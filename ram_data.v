==> flow/design.v <==
`timescale 1ns/1ps
module ram_data (shift_data_state, rstn, clk, in, head_flag, ram_tmp_0, ram_tmp_1, ram_tmp_2, ram_tmp_3, ram_tmp_4, ram_tmp_5, ram_tmp_6, ram_tmp_7, ram_tmp_8, ram_tmp_9, ram_tmp_10, ram_tmp_11, ram_tmp_12, ram_tmp_13, ram_tmp_14, ram_tmp_15,ram_tmp_16);
input rstn, clk, head_flag, shift_data_state;
input [13:0] in;
output reg [13:0] ram_tmp_0;
output reg [13:0] ram_tmp_1;
output reg [13:0] ram_tmp_2;
output reg [13:0] ram_tmp_3;
output reg [13:0] ram_tmp_4;
output reg [13:0] ram_tmp_5;
output reg [13:0] ram_tmp_6;
output reg [13:0] ram_tmp_7;
output reg [13:0] ram_tmp_8;
output reg [13:0] ram_tmp_9;
output reg [13:0] ram_tmp_10;
output reg [13:0] ram_tmp_11;
output reg [13:0] ram_tmp_12;
output reg [13:0] ram_tmp_13;
output reg [13:0] ram_tmp_14;
output reg [13:0] ram_tmp_15;
output reg [13:0] ram_tmp_16;
    always@(posedge clk or negedge rstn)
    begin
    if (rstn == 1'b0)
        ram_tmp_0 <= #2  14'd0;
    else if (shift_data_state == 1'b1)
        ram_tmp_0 <= #2  in;
    else
	ram_tmp_0 <= #2  ram_tmp_0;
    end  
    always@(posedge clk or negedge rstn)
    begin
    if (rstn == 1'b0)
        ram_tmp_1 <= #2  14'd0;
    else if (shift_data_state == 1'b1)
        ram_tmp_1 <= #2  ram_tmp_0;
    else
	ram_tmp_1 <= #2  ram_tmp_1;
    end    
    always@(posedge clk or negedge rstn)
    begin
    if (rstn == 1'b0)
        ram_tmp_2 <= #2  14'd0;
    else if (shift_data_state == 1'b1)
        ram_tmp_2 <= #2  ram_tmp_1;
    else
	ram_tmp_2 <= #2  ram_tmp_2;
    end    
    always@(posedge clk or negedge rstn)
    begin
    if (rstn == 1'b0)
        ram_tmp_3 <= #2  14'd0;
    else if (shift_data_state == 1'b1)
        ram_tmp_3 <= #2  ram_tmp_2;
    else
	ram_tmp_3 <= #2  ram_tmp_3;
    end    
    always@(posedge clk or negedge rstn)
    begin
    if (rstn == 1'b0)
        ram_tmp_4 <= #2  14'd0;
    else if (shift_data_state == 1'b1)
        ram_tmp_4 <= #2  ram_tmp_3;
    else
	ram_tmp_4 <= #2  ram_tmp_4;
    end    
    always@(posedge clk or negedge rstn)
    begin
    if (rstn == 1'b0)
        ram_tmp_5 <= #2  14'd0;
    else if (shift_data_state == 1'b1)
        ram_tmp_5 <= #2  ram_tmp_4;
    else
	ram_tmp_5 <= #2  ram_tmp_5;
    end    
    always@(posedge clk or negedge rstn)
    begin
    if (rstn == 1'b0)
        ram_tmp_6 <= #2  14'd0;
    else if (shift_data_state == 1'b1)
        ram_tmp_6 <= #2  ram_tmp_5;
    else
	ram_tmp_6 <= #2  ram_tmp_6;
    end    
    always@(posedge clk or negedge rstn)
    begin
    if (rstn == 1'b0)
        ram_tmp_7 <= #2  14'd0;
    else if (shift_data_state == 1'b1)
        ram_tmp_7 <= #2  ram_tmp_6;
    else
	ram_tmp_7 <= #2  ram_tmp_7;
    end    
    always@(posedge clk or negedge rstn)
    begin
    if (rstn == 1'b0)
        ram_tmp_8 <= #2  14'd0;
    else if (shift_data_state == 1'b1)
        ram_tmp_8 <= #2  ram_tmp_7;
    else
	ram_tmp_8 <= #2  ram_tmp_8;
    end    
    always@(posedge clk or negedge rstn)
    begin
    if (rstn == 1'b0)
        ram_tmp_9 <= #2  14'd0;
    else if (shift_data_state == 1'b1)
        ram_tmp_9 <= #2  ram_tmp_8;
    else
	ram_tmp_9 <= #2  ram_tmp_9;
    end    
    always@(posedge clk or negedge rstn)
    begin
    if (rstn == 1'b0)
        ram_tmp_10 <= #2  14'd0;
    else if (shift_data_state == 1'b1)
        ram_tmp_10 <= #2  ram_tmp_9;
    else
	ram_tmp_10 <= #2  ram_tmp_10;
    end    
    always@(posedge clk or negedge rstn)
    begin
    if (rstn == 1'b0)
        ram_tmp_11 <= #2  14'd0;
    else if (shift_data_state == 1'b1)
        ram_tmp_11 <= #2  ram_tmp_10;
    else
	ram_tmp_11 <= #2  ram_tmp_11;
    end    
    always@(posedge clk or negedge rstn)
    begin
    if (rstn == 1'b0)
        ram_tmp_12 <= #2  14'd0;
    else if (shift_data_state == 1'b1)
        ram_tmp_12 <= #2  ram_tmp_11;
    else
	ram_tmp_12 <= #2  ram_tmp_12;
    end    
    always@(posedge clk or negedge rstn)
    begin
    if (rstn == 1'b0)
        ram_tmp_13 <= #2  14'd0;
    else if (shift_data_state == 1'b1)
        ram_tmp_13 <= #2  ram_tmp_12;
    else
	ram_tmp_13 <= #2  ram_tmp_13;
    end    
    always@(posedge clk or negedge rstn)
    begin
    if (rstn == 1'b0)
        ram_tmp_14 <= #2  14'd0;
    else if (shift_data_state == 1'b1)
        ram_tmp_14 <= #2  ram_tmp_13;
    else
	ram_tmp_14 <= #2  ram_tmp_14;
    end    
    always@(posedge clk or negedge rstn)
    begin
    if (rstn == 1'b0)
        ram_tmp_15 <= #2  14'd0;
    else if (shift_data_state == 1'b1)
        ram_tmp_15 <= #2  ram_tmp_14;
    else
	ram_tmp_15 <= #2  ram_tmp_15;
    end
	always@(posedge clk or negedge rstn)
    begin
    if (rstn == 1'b0)
        ram_tmp_16 <= #2  14'd0;
    else if (shift_data_state == 1'b1)
        ram_tmp_16 <= #2  ram_tmp_15;
    else
	ram_tmp_16 <= #2  ram_tmp_16;
    end
endmodule
Step by step through the tools: ram_data. Tool output for the design above, in the order of the flow. Line numbers count from 1 in the design file above. Operators carry their Yosys type and port widths (W data, S select, Z words). Cell names lack the library's common part. A cell with -- has no value.

Design top: ram_data. Clock port: clk. Cell library: sky130hd. Timing corner: tt_025C_1v80.

Elaborated design. Source: Yosys, flattened and elaborated, memories not mapped. Widths are those after wreduce; folded enables and synchronous resets count as part of the registers. Registers that Yosys merges into a memory's read port (data or address) are not register bits. Print and check cells do not count. Equal cells are merged and count once.

For bits in registers the number is 238. The figure for bits in latches is 0. Bits in writable memories: 0. The figure for ROM bits is 0. Under word width x clocked read ports stands 0. Memories kept: 0. Input port bits: 18. The entry for output and inout bits reads 238. The entry for elaborated cells reads 17.

Add/sub/neg operators: 0. Under $mul stands 0. For divide/modulo/power cells the number is 0. The entry for $lt $le $gt $ge reads 0. The entry for equal/unequal tests reads 0. For shifts and indexed selects the number is 0. Mux-type cells: 0. The figure for bitwise gates (word level) is 0. Under reductions and logical operators stands 0.

Logic depth. Yosys ltp: most cells in a row. Word level: on the elaborated netlist, between registers, memories and ports. Mapped: between sequential cells and ports; inverters and the memories' decode and read muxes count.

Under depth after elaboration stands 0. Under ABC_AREA stands 0. Under gate-level depth with buffers stands 3. Under gate-level depth less buffers stands 1.

Netlist. The flow's flattened synthesis, as Yosys stat reports it; memories are mapped. The netlist is that of the ABC_AREA named above (0 if unset); the other value can give another one.

The entry for mapped cells reads 502. The entry for cell area after synthesis reads 8922.3 um2. Sequential area: 5955.7 um2. For mapped flip-flops the number is 238. Under buffers stands 26.

Cells by type: dfrtp_1 (number 238, total area 5.96E+03 um2); mux2_2 (number 238, total area 2680.07 um2); buf_6 (number 25, total area 281.52 um2); buf_2 (number 1, total area 5.005 um2).

Timing after synthesis. OpenSTA on the mapped netlist: ideal clock, no wires. The path of least setup slack (recovery checks aside). Input and output delay are each 20% of the period. Register names are those of the netlist, which keeps one name where synthesis merged equal registers.

Path type: input port to flip-flop. Start: in shift_data_state. End: reg ram_tmp_0[0]. Clock period: 0.838 ns. Under input delay stands 0.168 ns. The entry for library setup time reads 0.125 ns. Launch time at the first pin: 0.168 ns. Under data arrival time stands 0.765 ns. The figure for data required time is 0.713 ns. The figure for path slack is -0.052 ns. Path delay: 0.722 ns. The figure for stages is 3. The entry for buffers on the path reads 2. Under period reached after synthesis stands 0.89 ns.

"path delay" is the arrival time less input delay plus setup time. "stages" counts driving pins, that of a launching flip-flop among them; a cell with two outputs on the path counts twice. "period reached after synthesis" is the clock period less the worst setup slack; recovery checks do not enter. This is arithmetic on one report: input and output delays are still those of the set period (20% each). At most two assigning lines are given for a register; there are more.

Cells stage by stage: buf_6 > buf_6 > mux2_2. For cells in the longest elaborated chain the number is 0. Elaborated cells between the ends (all ways): 0. The entry for RTL lines with such cells reads 0.

Ends and longest elaborated chain, after synthesis: from (decl) (RTL line 3) `input rstn, clk, head_flag, shift_data_state;`; to (assign) (RTL line 27) `ram_tmp_0 <= #2  in;`; to (assign) (RTL line 29) `ram_tmp_0 <= #2 ram_tmp_0;`; to (decl) (RTL line 5) `output reg [13:0] ram_tmp_0;`.

Path in the finished layout. Path of least setup slack in the final report of job 2 (OpenROAD, finished layout, wires in). Where an end is a register, its clock arrival counts in the times.

Path type: flip-flop to output port. Start: reg ram_tmp_7[2]. End: out ram_tmp_7[2]. Clock period: 1.64 ns. Under output delay stands 0.33 ns. Launch time at the first pin: 0.50 ns. Under data arrival time stands 1.25 ns. The figure for data required time is 1.31 ns. The figure for path slack is 0.06 ns. The figure for stages is 2. The entry for buffers on the path reads 1.

At most two assigning lines are given for a register; there are more.

Cells stage by stage: dfrtp_1 > dlygate4sd2_1. For cells in the longest elaborated chain the number is 0. Elaborated cells between the ends (all ways): 0. The entry for RTL lines with such cells reads 0.

Ends and longest elaborated chain, post-layout: from (decl) (RTL line 12) `output reg [13:0] ram_tmp_7;`; from (assign) (RTL line 90) `ram_tmp_7 <= #2  ram_tmp_6;`; from (assign) (RTL line 92) `ram_tmp_7 <= #2 ram_tmp_7;`; to (decl) (RTL line 12).

==> results <==
Measured data: module ram_data, platform sky130hd, 2 stored runs of the flow under differing settings, order arbitrary. Input and output delays are each 20% of the period that was set; the output load is 0.01 pF. "worst path time" is the time allowed to the run's worst setup path (the clock period less input and output delay, where it has them) less its slack. Clock arrival times count: a late capture clock shortens it, a late launch clock lengthens it.

Job 1 has these settings: period_ns 1.04; CORE_UTILIZATION 56; PLACE_DENSITY_LB_ADDON 0.27; CORE_ASPECT_RATIO 1.56; CELL_PAD_IN_SITES_DETAIL_PLACEMENT 2; CTS_CLUSTER_SIZE 41; MAX_ROUTING_LAYER met4; CAP_MARGIN 20; CORE_MARGIN 2; SLEW_MARGIN 20. Outcome: no results, placement failed with a tool error.

Job 2 has these settings: period_ns 1.64; CAP_MARGIN 20; CORE_MARGIN 2; CORE_UTILIZATION 40; SLEW_MARGIN 20. The worst path time is 1.25 ns. Class of the worst setup path: flip-flop to output port. The standard-cell area after layout comes to 12,399.4 um2. The total negative slack reads 0.000 ns. The worst setup slack after layout comes to 0.061 ns. The utilization after layout stands at 0.566. The area of the die reads 23,516.2 um2. For the area of the synthesized netlist the run shows 8,922.3 um2.
